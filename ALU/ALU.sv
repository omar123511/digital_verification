==> flow/design.v <==
package mypkg;
	parameter DATA_WIDTH = 5, OUTPUT_WIDTH = 6, A_OP_WIDTH = 3, B_OP_WIDTH = 2, MAXPOSOP = 30, MAXNEGOP = -30, IGNORE = -16, IGNORE_OP = -32;
	typedef enum {MAXPOS = (((2**DATA_WIDTH)/2)-1), ZERO = 0, MAXNEG = -(((2**DATA_WIDTH)/2)-1)} e_perm;
	typedef enum logic [A_OP_WIDTH-1:0] {ADD_A, SUB_A, XOR_A, AND_A_1, AND_A_2, OR_A, XNOR_A, INVALID_A} e_a_op;
	typedef enum {NAND_B_1, ADD1_B_1, ADD2_B_1, INVALID_B_1} e_b_op_1;
	typedef enum {XOR_B_2, XNOR_B_2, SUBONE_B_2, ADDTWO_B_2} e_b_op_2;
endpackage : mypkg
module ALU #(parameter DATA_WIDTH = 5, OUTPUT_WIDTH = 6, A_OP_WIDTH = 3, B_OP_WIDTH = 2)(
    input clk,     
    input rst_n,   
    input ALU_en,    
    input a_en, b_en,  
    input [A_OP_WIDTH-1:0] a_op,
    input [B_OP_WIDTH-1:0] b_op,
    input signed [DATA_WIDTH-1:0] A, B,
    output logic [OUTPUT_WIDTH-1:0] C
);
    always_ff @(posedge clk or negedge rst_n) begin
        if (~rst_n) begin                                   
            C <= 'd0;
        end
        else if (ALU_en) begin                               
            if (a_en && !b_en) begin
                case (a_op)
                    3'd0 : C <= {A[4], A} + {B[4], B};                     
                    3'd1 : C <= {A[4], A} - {B[4], B};                     
                    3'd2 : C <= A ^ B;                   
                    3'd3 : C <= A & B;                   
                    3'd4 : C <= A & B;                   
                    3'd5 : C <= A | B;                   
                    3'd6 : C <= ~(A ^ B);                    
                    default : C <= 'd0;                      
                endcase
            end
            else if (!a_en && b_en) begin
                case (b_op)
                    2'd0 : C <= ~(A & B);                
                    2'd1 : C <= {A[4], A} + {B[4], B};                     
                    2'd2 : C <= {A[4], A} + {B[4], B};                     
                    default : C <= 'd0;                      
                endcase
            end
            else if (a_en && b_en) begin
                case (b_op)
                    2'd0 : C <= A ^ B;                   
                    2'd1 : C <= ~(A ^ B);                
                    2'd2 : C <= {A[4], A} - 6'd1;               
                    2'd3 : C <= {B[4], B} + 6'd2;               
                endcase
            end
        end
    end
endmodule : ALU
Tool chain data of ALU --
What the tools print for ALU, step after step. Line numbers count from 1 in the design file above. Not given: n/a
Inputs: top module ALU, clock input clk, standard-cell library sky130hd, corner tt_025C_1v80

Elaborated design --
Counts by Yosys on the flattened word-level netlist (proc, flatten, opt, wreduce; memories kept). Register bits leave out memories and registers merged into their read ports (data or address). Print and check cells are left out. Cells with the same type and inputs are merged into one.
Operators by class: add/sub/neg operators 4, eq/ne operators 9, multiplexer cells 6, bitwise gates (word level) 5, reduce/logical cells 11
Operators by type and width (number):
- 6-bit parallel mux with 6-bit select | 1
- 6-bit parallel mux with 4-bit select | 1
- 6-bit two-way mux | 3
- 5-bit NOT with 6-bit output | 2
- 6-bit parallel mux with 2-bit select | 1
- 3-bit equality test with constant B | 3
- 3-bit by 2-bit equality test with 1-bit output with constant B | 2
- 5-bit by 2-bit subtractor with 6-bit output with constant B | 1
- 5-bit by 3-bit adder with 6-bit output with constant B | 1
- 5-bit by 5-bit adder with 6-bit output | 1
- 5-bit by 5-bit subtractor with 6-bit output | 1
- 5-bit bitwise AND | 1
- 5-bit OR | 1
- 5-bit bitwise XOR | 1
- 2-bit equality test with constant B | 2
- 2-bit OR reduction | 2
- 1-bit logical AND | 3
- 3-bit by 1-bit equality test with 1-bit output with constant B | 1
- 3-bit logical NOT | 1
- 3-bit nonzero test | 1
- 1-bit logical NOT | 2
- 2-bit by 1-bit equality test with 1-bit output with constant B | 1
- 2-bit logical NOT | 1
- 2-bit AND reduction | 1
Word-level totals: flip-flop bits (word level) 6, input port bits 20, output and inout port bits 6, elaborated cells 36

Logic depth --
Longest topological path by Yosys (ltp), each cell counted once; first at word level (registers and memories cut), then after technology mapping (sequential cells cut; the memories' decode and read muxes count).
Logic depth: word-level depth 6, ABC_AREA 0, depth in mapped cells 9, gate-level depth less buffers 9

After synthesis --
Yosys stat after the flow's synthesis: flattened, memories mapped to cells. It holds for the ABC_AREA given above (unset counts as 0); a run with the other value may have another netlist.
Synthesis totals: standard cells after synthesis 213, chip area (Yosys) 1577.8 sq um, sequential area 150.1 sq um, flip-flop cells 6, buffer cells 12
Cells by type:
- sky130_fd_sc_hd__ha_1 | number 22, area in all 275.264 sq um
- sky130_fd_sc_hd__dfrtp_1 | number 6, area in all 150.144 sq um
- sky130_fd_sc_hd__inv_1 | number 22, area in all 82.579 sq um
- sky130_fd_sc_hd__nor3b_1 | number 10, area in all 75.072 sq um
- sky130_fd_sc_hd__o21ai_0 | number 13, area in all 65.062 sq um
- sky130_fd_sc_hd__xor2_1 | number 7, area in all 61.309 sq um
- sky130_fd_sc_hd__a21oi_1 | number 12, area in all 60.058 sq um
- sky130_fd_sc_hd__nor2b_1 | number 8, area in all 50.048 sq um
- sky130_fd_sc_hd__nand2_1 | number 13, area in all 48.797 sq um
- sky130_fd_sc_hd__fa_1 | number 2, area in all 40.038 sq um
- sky130_fd_sc_hd__nand2b_1 | number 6, area in all 37.536 sq um
- sky130_fd_sc_hd__nor2_1 | number 10, area in all 37.536 sq um
- sky130_fd_sc_hd__buf_2 | number 7, area in all 35.034 sq um
- sky130_fd_sc_hd__a222oi_1 | number 3, area in all 30.029 sq um
- sky130_fd_sc_hd__nand3b_1 | number 4, area in all 30.029 sq um
- sky130_fd_sc_hd__nor3_1 | number 6, area in all 30.029 sq um
- sky130_fd_sc_hd__o211ai_1 | number 4, area in all 30.029 sq um
- sky130_fd_sc_hd__a221oi_1 | number 3, area in all 26.275 sq um
Other cell types: 29; their cells: 55.

Path before layout --
Path of least setup slack by OpenSTA after synthesis, without wires, with an ideal clock, recovery checks aside; 20% of the period is set as input and as output delay. Where synthesis merged equal registers, the netlist keeps one of their names.
Path after synthesis: path type in2reg, from input A[0], to register C[4], period 2.97 ns, input delay 0.594 ns, library setup time 0.137 ns, launch time at the first pin 0.594 ns, arrival time 2.028 ns, required time 2.833 ns, path slack 0.805 ns, delay of the path 1.571 ns, stages 8, buffers on the path 0, synthesis period reached 2.165 ns
"delay of the path" = arrival - input delay + setup time. "stages" counts driving pins, that of a launching flip-flop among them; a cell with two outputs on the path counts twice. "synthesis period reached" is the clock period less the worst setup slack; recovery checks do not enter. This is arithmetic on one report: input and output delays are still those of the set period (20% each). Between the ends stands the longest chain of elaborated cells between them, by number of cells; it is not shown to be the way that was timed. Of several equally long chains one is given. A line is the first line of the expression or statement that the cell stems from. Yosys adds cells for indexed reads and writes and turns some case tables into memories. At most two assigning lines are given for a register; there are more.
On the way, after synthesis: cells stage by stage sky130_fd_sc_hd__ha_1 > sky130_fd_sc_hd__inv_1 > sky130_fd_sc_hd__fa_1 > sky130_fd_sc_hd__nand2b_1 > sky130_fd_sc_hd__a21oi_1 > sky130_fd_sc_hd__xor2_1 > sky130_fd_sc_hd__a311oi_1 > sky130_fd_sc_hd__o211ai_1, length of the longest elaborated chain 5, elaborated cells between the ends (all ways) 9, those cells by class add/sub (3); mux (6)
RTL lines, path after synthesis:
- from (decl) | line 15 | input signed [DATA_WIDTH-1:0] A, B,
- 5-bit by 2-bit subtractor with 6-bit output | line 47 | 2'd2 : C <= {A[4], A} - 6'd1;
- 6-bit parallel mux with 4-bit select | line 44 | case (b_op)
- 6-bit two-way mux | line 43 | else if (a_en && b_en) begin
- 6-bit two-way mux | line 35 | else if (!a_en && b_en) begin
- 6-bit two-way mux | line 23 | if (a_en && !b_en) begin
- to (assign) | line 25 | 3'd0 : C <= {A[4], A} + {B[4], B};
- to (assign) | line 26 | 3'd1 : C <= {A[4], A} - {B[4], B};
- to (decl) | line 16 | output logic [OUTPUT_WIDTH-1:0] C

Worst path after layout --
Path of least setup slack in the final report of stored run 1 (OpenROAD, finished layout, wires in). Where an end is a register, its clock arrival counts in the times.
Path after layout: path type in2reg, from input B[0], to register C[2], period 1.69 ns, input delay 0.34 ns, library setup time 0.07 ns, launch time at the first pin 0.34 ns, arrival time 1.87 ns, required time 1.84 ns, path slack -0.03 ns, stages 11, buffers on the path 3
Between the ends stands the longest chain of elaborated cells between them, by number of cells; it is not shown to be the way that was timed. Of several equally long chains one is given. At most two assigning lines are given for a register; there are more.
On the way, after layout: cells stage by stage sky130_fd_sc_hd__buf_12 > sky130_fd_sc_hd__ha_4 > sky130_fd_sc_hd__inv_2 > sky130_fd_sc_hd__fa_2 > sky130_fd_sc_hd__buf_6 > sky130_fd_sc_hd__buf_4 > sky130_fd_sc_hd__nor3_1 > sky130_fd_sc_hd__a21oi_2 > sky130_fd_sc_hd__o21ai_1 > sky130_fd_sc_hd__a222oi_1 > sky130_fd_sc_hd__o21ai_1, length of the longest elaborated chain 5, elaborated cells between the ends (all ways) 9, those cells by class add/sub (3); mux (6)
RTL lines, path after layout:
- from (decl) | line 15 | input signed [DATA_WIDTH-1:0] A, B,
- 5-bit by 3-bit adder with 6-bit output | line 48 | 2'd3 : C <= {B[4], B} + 6'd2;
- 6-bit parallel mux with 4-bit select | line 44 | case (b_op)
- 6-bit two-way mux | line 43 | else if (a_en && b_en) begin
- 6-bit two-way mux | line 35 | else if (!a_en && b_en) begin
- 6-bit two-way mux | line 23 | if (a_en && !b_en) begin
- to (assign) | line 25 | 3'd0 : C <= {A[4], A} + {B[4], B};
- to (assign) | line 26 | 3'd1 : C <= {A[4], A} - {B[4], B};
- to (decl) | line 16 | output logic [OUTPUT_WIDTH-1:0] C

## Implementation results

Flow measurements of ALU on sky130hd: 2 stored runs with different settings, listed in no order. Input and output delays are each 20% of the period that was set; the output load is 0.01 pF.
"achieved clock period" is the run's clock period less its worst setup slack. It is reckoned from that one timing run; input and output delays stay at 20% of the period that was set.
By "worst setup path time" is meant the share of the clock period that the worst setup path is allowed (20% is reserved at inputs, 20% at outputs), minus its slack. Clock arrival times at its registers enter into it.
[stored run 1] settings: period_ns=1.69, CORE_UTILIZATION=22, SETUP_SLACK_MARGIN=0.47, PLACE_DENSITY_LB_ADDON=0.21, CORE_ASPECT_RATIO=1.59, CORE_MARGIN=7, CELL_PAD_IN_SITES_GLOBAL_PLACEMENT=3, TNS_END_PERCENT=35, CAP_MARGIN=0, SLEW_MARGIN=20
[stored run 1] result: chip area after synthesis (Yosys) 1577.8 sq um, die area 9802.9 sq um, utilization 40.4%, worst setup slack after layout -0.031 ns, total negative slack -0.031 ns, achieved clock period 1.721 ns, worst setup path time 1.38 ns, worst setup path kind in2reg
[stored run 2] settings: period_ns=1.35, CORE_UTILIZATION=53, SETUP_SLACK_MARGIN=0.03, PLACE_DENSITY_LB_ADDON=0.21, CORE_ASPECT_RATIO=0.55, CORE_MARGIN=3, CELL_PAD_IN_SITES_GLOBAL_PLACEMENT=2, GPL_ROUTABILITY_DRIVEN=0, CTS_CLUSTER_DIAMETER=35, CAP_MARGIN=20, SLEW_MARGIN=20
[stored run 2] result: did not finish, placement stopped with FLW-0024
